==> flow/design.v <==
`timescale 1ns / 1ps
module Register(
    input wire [15:0] I,
    input wire E,
    input wire [2:0] FunSel,
    input wire Clock,
    output reg [15:0] Q
    );
    always @(posedge Clock)
    begin
        if(E)
        begin
            case(FunSel)
                3'b000 : Q = Q-1;
                3'b001 : Q = Q+1;
                3'b010 : begin
                            Q[0] = I[0];
                            Q[1] = I[1];
                            Q[2] = I[2];
                            Q[3] = I[3];
                            Q[4] = I[4];
                            Q[5] = I[5];
                            Q[6] = I[6];
                            Q[7] = I[7];
                            Q[8] = I[8];
                            Q[9] = I[9];
                            Q[10] = I[10];
                            Q[11] = I[11];
                            Q[12] = I[12];
                            Q[13] = I[13];
                            Q[14] = I[14];
                            Q[15] = I[15];
                            end
                3'b011 : begin
                            Q[0] = 1'b0;
                            Q[1] = 1'b0;
                            Q[2] = 1'b0;
                            Q[3] = 1'b0;
                            Q[4] = 1'b0;
                            Q[5] = 1'b0;
                            Q[6] = 1'b0;
                            Q[7] = 1'b0;
                            Q[8] = 1'b0;
                            Q[9] = 1'b0;
                            Q[10] = 1'b0;
                            Q[11] = 1'b0;
                            Q[12] = 1'b0;
                            Q[13] = 1'b0;
                            Q[14] = 1'b0;
                            Q[15] = 1'b0;
                            end
                3'b100 : begin
                            Q[0] = I[0];
                            Q[1] = I[1];
                            Q[2] = I[2];
                            Q[3] = I[3];
                            Q[4] = I[4];
                            Q[5] = I[5];
                            Q[6] = I[6];
                            Q[7] = I[7];
                            Q[8] = 1'b0;
                            Q[9] = 1'b0;
                            Q[10] = 1'b0;
                            Q[11] = 1'b0;
                            Q[12] = 1'b0;
                            Q[13] = 1'b0;
                            Q[14] = 1'b0;
                            Q[15] = 1'b0;
                            end
                3'b101 : begin
                            Q[0] = I[0];
                            Q[1] = I[1];
                            Q[2] = I[2];
                            Q[3] = I[3];
                            Q[4] = I[4];
                            Q[5] = I[5];
                            Q[6] = I[6];
                            Q[7] = I[7];
                            end
                3'b110 : begin
                            Q[8] = I[0];
                            Q[9] = I[1];
                            Q[10] = I[2];
                            Q[11] = I[3];
                            Q[12] = I[4];
                            Q[13] = I[5];
                            Q[14] = I[6];
                            Q[15] = I[7];
                            end
                3'b111 : begin
                            Q[0] = I[0];
                            Q[1] = I[1];
                            Q[2] = I[2];
                            Q[3] = I[3];
                            Q[4] = I[4];
                            Q[5] = I[5];
                            Q[6] = I[6];
                            Q[7] = I[7];
                            Q[8] = I[7];
                            Q[9] = I[7];
                            Q[10] = I[7];
                            Q[11] = I[7];
                            Q[12] = I[7];
                            Q[13] = I[7];
                            Q[14] = I[7];
                            Q[15] = I[7];
                         end
            endcase
        end
    end
endmodule
Reports on Register
Tool output for the design above, in the order of the flow.
Line numbers count from 1 in the design file above.
Operators carry their Yosys type and port widths (W data, S select, Z words).
Library cell names are shortened.
A cell with -- has no value.

set-up
  top module = Register
  clock port = Clock
  library = sky130hd
  timing corner = tt_025C_1v80

Word-level counts
Yosys after proc, flatten, opt, wreduce and memory -nomap, before mapping. Memory bits, and registers merged into a memory's read port (data or address), are not among the register bits. Print and check cells are not counted. Equal cells are merged and count once.

cells by class
  muxes and demuxes = 16
  add/subtract/negate cells = 2
  equal/unequal tests = 7
  reduce/logical cells = 6
  bitwise logic cells = 2

operator list
  cell                     number
  $pmux W1 S6              7
  $pmux W1 S4              8
  $add A16 B1 Y16 const B  1
  $sub A16 B1 Y16 const B  1
  $eq A3 B3 Y1 const B     4
  $eq A3 B2 Y1 const B     2
  $pmux W1 S5              1
  $reduce_and A2 Y1        2
  $reduce_or A2 Y1         2
  $reduce_or A4 Y1         1
  $eq A3 B1 Y1 const B     1
  $logic_not A3 Y1         1
  $not A1 Y1               2

word-level totals
  output and inout bits = 16
  elaborated cells = 35
  bits of input ports = 21
  flip-flop bits (word level) = 16

Longest topological paths
Yosys ltp: most cells in a row. Word level: on the elaborated netlist, between registers, memories and ports. Mapped: between sequential cells and ports; inverters and the memories' decode and read muxes count.

depth
  depth after elaboration = 3
  ABC_AREA = 0
  depth in mapped cells = 7

Netlist
Yosys stat after the flow's synthesis: flattened, memories mapped to cells. It holds for the ABC_AREA given above (unset counts as 0); a run with the other value may have another netlist.

cell types
  cell type  number
  edfxtp_1   16
  xnor2_1    14
  a21oi_1    22
  nand2_1    21
  nor2_1     16
  xor2_1     6
  a22oi_1    6
  nand3_1    8
  nor3_1     8
  o21ai_0    8
  nand2b_1   6
  o22ai_1    5
  buf_4      4
  inv_1      8
  nor3_2     3
  and4_1     3
  ha_1       2
  nand4_1    4

Other cell types: 32; their cells: 58.

mapped netlist
  mapped flip-flops = 16
  mapped area = 1735.4 µm²
  area of sequential cells = 480.5 µm²
  cell count = 218

Timing after synthesis
OpenSTA on the mapped netlist: ideal clock, no wires. The path of least setup slack (recovery checks aside). Input and output delay are each 20% of the period. Register names are those of the netlist, which keeps one name where synthesis merged equal registers.

path post-synthesis
  path kind = input-to-reg
  start = input FunSel[0]
  end = register Q[8]
  data arrival time = 1.757 ns
  input delay = 0.762 ns
  path buffers = 2
  setup slack = 1.792 ns
  period = 3.81 ns
  stages = 6
  delay of the path = 1.256 ns
  time at the first pin = 0.762 ns
  synthesis period reached = 2.018 ns

"delay of the path" is the arrival time less input delay plus setup time.
"stages": output pins that drive a net of the path, with the launching flip-flop's if there is one; two outputs of one cell count as two.
"synthesis period reached" = period - worst setup slack (recovery checks aside). The figure is calculated, with input and output delays left at 20% of the set period.
The rows between start and end are the longest chain of elaborated cells between them; the timing report does not say that the signal goes this way. Where chains are equally long, one stands for them.
Each line given opens the expression or statement behind the cell; cells for indexed reads and writes are added by Yosys, which also makes memories of some case tables.
A register here has more assigning lines than the two given.
The path ends at the data pin of a flip-flop with enable; ways to the enable are not counted.

on the way, post-synthesis
  cells stage by stage = buf_2 clkbuf_1 nand3b_1 nand3_1 a311oi_1 o2bb2a_1
  length of the longest elaborated chain = 3

RTL lines, path post-synthesis
  item              RTL line  source
  start, declared   5         input wire [2:0] FunSel,
  $eq A3 B3 Y1      13        case(FunSel)
  $reduce_or A2 Y1  --
  $pmux W1 S6       13
  end, assigned     14        3'b000 : Q = Q-1;
  end, assigned     15        3'b001 : Q = Q+1;
  end, declared     7         output reg [15:0] Q

Timing after layout
From the final timing report of run A: the path of least setup slack in the routed layout; clock arrival at registers is part of the times.

path after layout
  path kind = input-to-reg
  start = input FunSel[2]
  end = register Q[8]
  data arrival time = 2.22 ns
  path buffers = 1
  period = 2.56 ns
  time at the first pin = 0.51 ns
  input delay = 0.51 ns
  stages = 6
  setup slack = 0.35 ns

The rows between start and end are the longest chain of elaborated cells between them; the timing report does not say that the signal goes this way. Where chains are equally long, one stands for them.
A register here has more assigning lines than the two given.
The path ends at the data pin of a flip-flop with enable; ways to the enable are not counted.

on the way, after layout
  cells stage by stage = clkdlybuf4s50_1 nand2b_1 a21o_1 nand3_1 a311oi_1 o2bb2a_1
  length of the longest elaborated chain = 3

RTL lines, path after layout
  item              RTL line  source
  start, declared   5         input wire [2:0] FunSel,
  $eq A3 B3 Y1      13        case(FunSel)
  $reduce_or A2 Y1  --
  $pmux W1 S6       13
  end, assigned     14        3'b000 : Q = Q-1;
  end, assigned     15        3'b001 : Q = Q+1;
  end, declared     7         output reg [15:0] Q

Register through Yosys and OpenROAD on sky130hd: 2 stored runs, unordered, with their settings and measured results. The constraints put input and output delay at 20% of the set period each and load the outputs with 0.01 pF.
"achieved clock period (ns)" means the clock period less the worst setup slack. The figure is calculated, with input and output delays left at 20% of the set period.
"worst setup path time (ns)" is the time allowed to the run's worst setup path (the clock period less input and output delay, where it has them) less its slack. Clock arrival times count: a late capture clock shortens it, a late launch clock lengthens it.

settings of run A
{
  "period_ns": 2.56,
  "CAP_MARGIN": 20,
  "CORE_MARGIN": 2,
  "CORE_UTILIZATION": 40,
  "SLEW_MARGIN": 20
}
report of run A
yosys chip area after synthesis (um^2): 1735.4
finish__design__die__area: 4881.1
finish__design__instance__area__stdcell: 2180.8
finish__timing__setup__ws: 0.350
finish__timing__setup__tns: 0.000
finish__timing__hold__ws: 0.770
achieved clock period (ns): 2.210
worst setup path time (ns): 1.70
worst setup path kind: input-to-reg

settings of run B
{
  "period_ns": 1.39,
  "CORE_UTILIZATION": 51,
  "SETUP_SLACK_MARGIN": 0.08,
  "PLACE_DENSITY_LB_ADDON": 0.07,
  "HOLD_SLACK_MARGIN": 0.22,
  "CELL_PAD_IN_SITES_GLOBAL_PLACEMENT": 0,
  "CELL_PAD_IN_SITES_DETAIL_PLACEMENT": 2,
  "TNS_END_PERCENT": 10,
  "GPL_TIMING_DRIVEN": 1,
  "CTS_CLUSTER_SIZE": 93,
  "CTS_CLUSTER_DIAMETER": 94,
  "MAX_ROUTING_LAYER": "met4",
  "CAP_MARGIN": 20,
  "CORE_MARGIN": 2,
  "SLEW_MARGIN": 20
}
report of run B: did not finish, place, DPL-0033
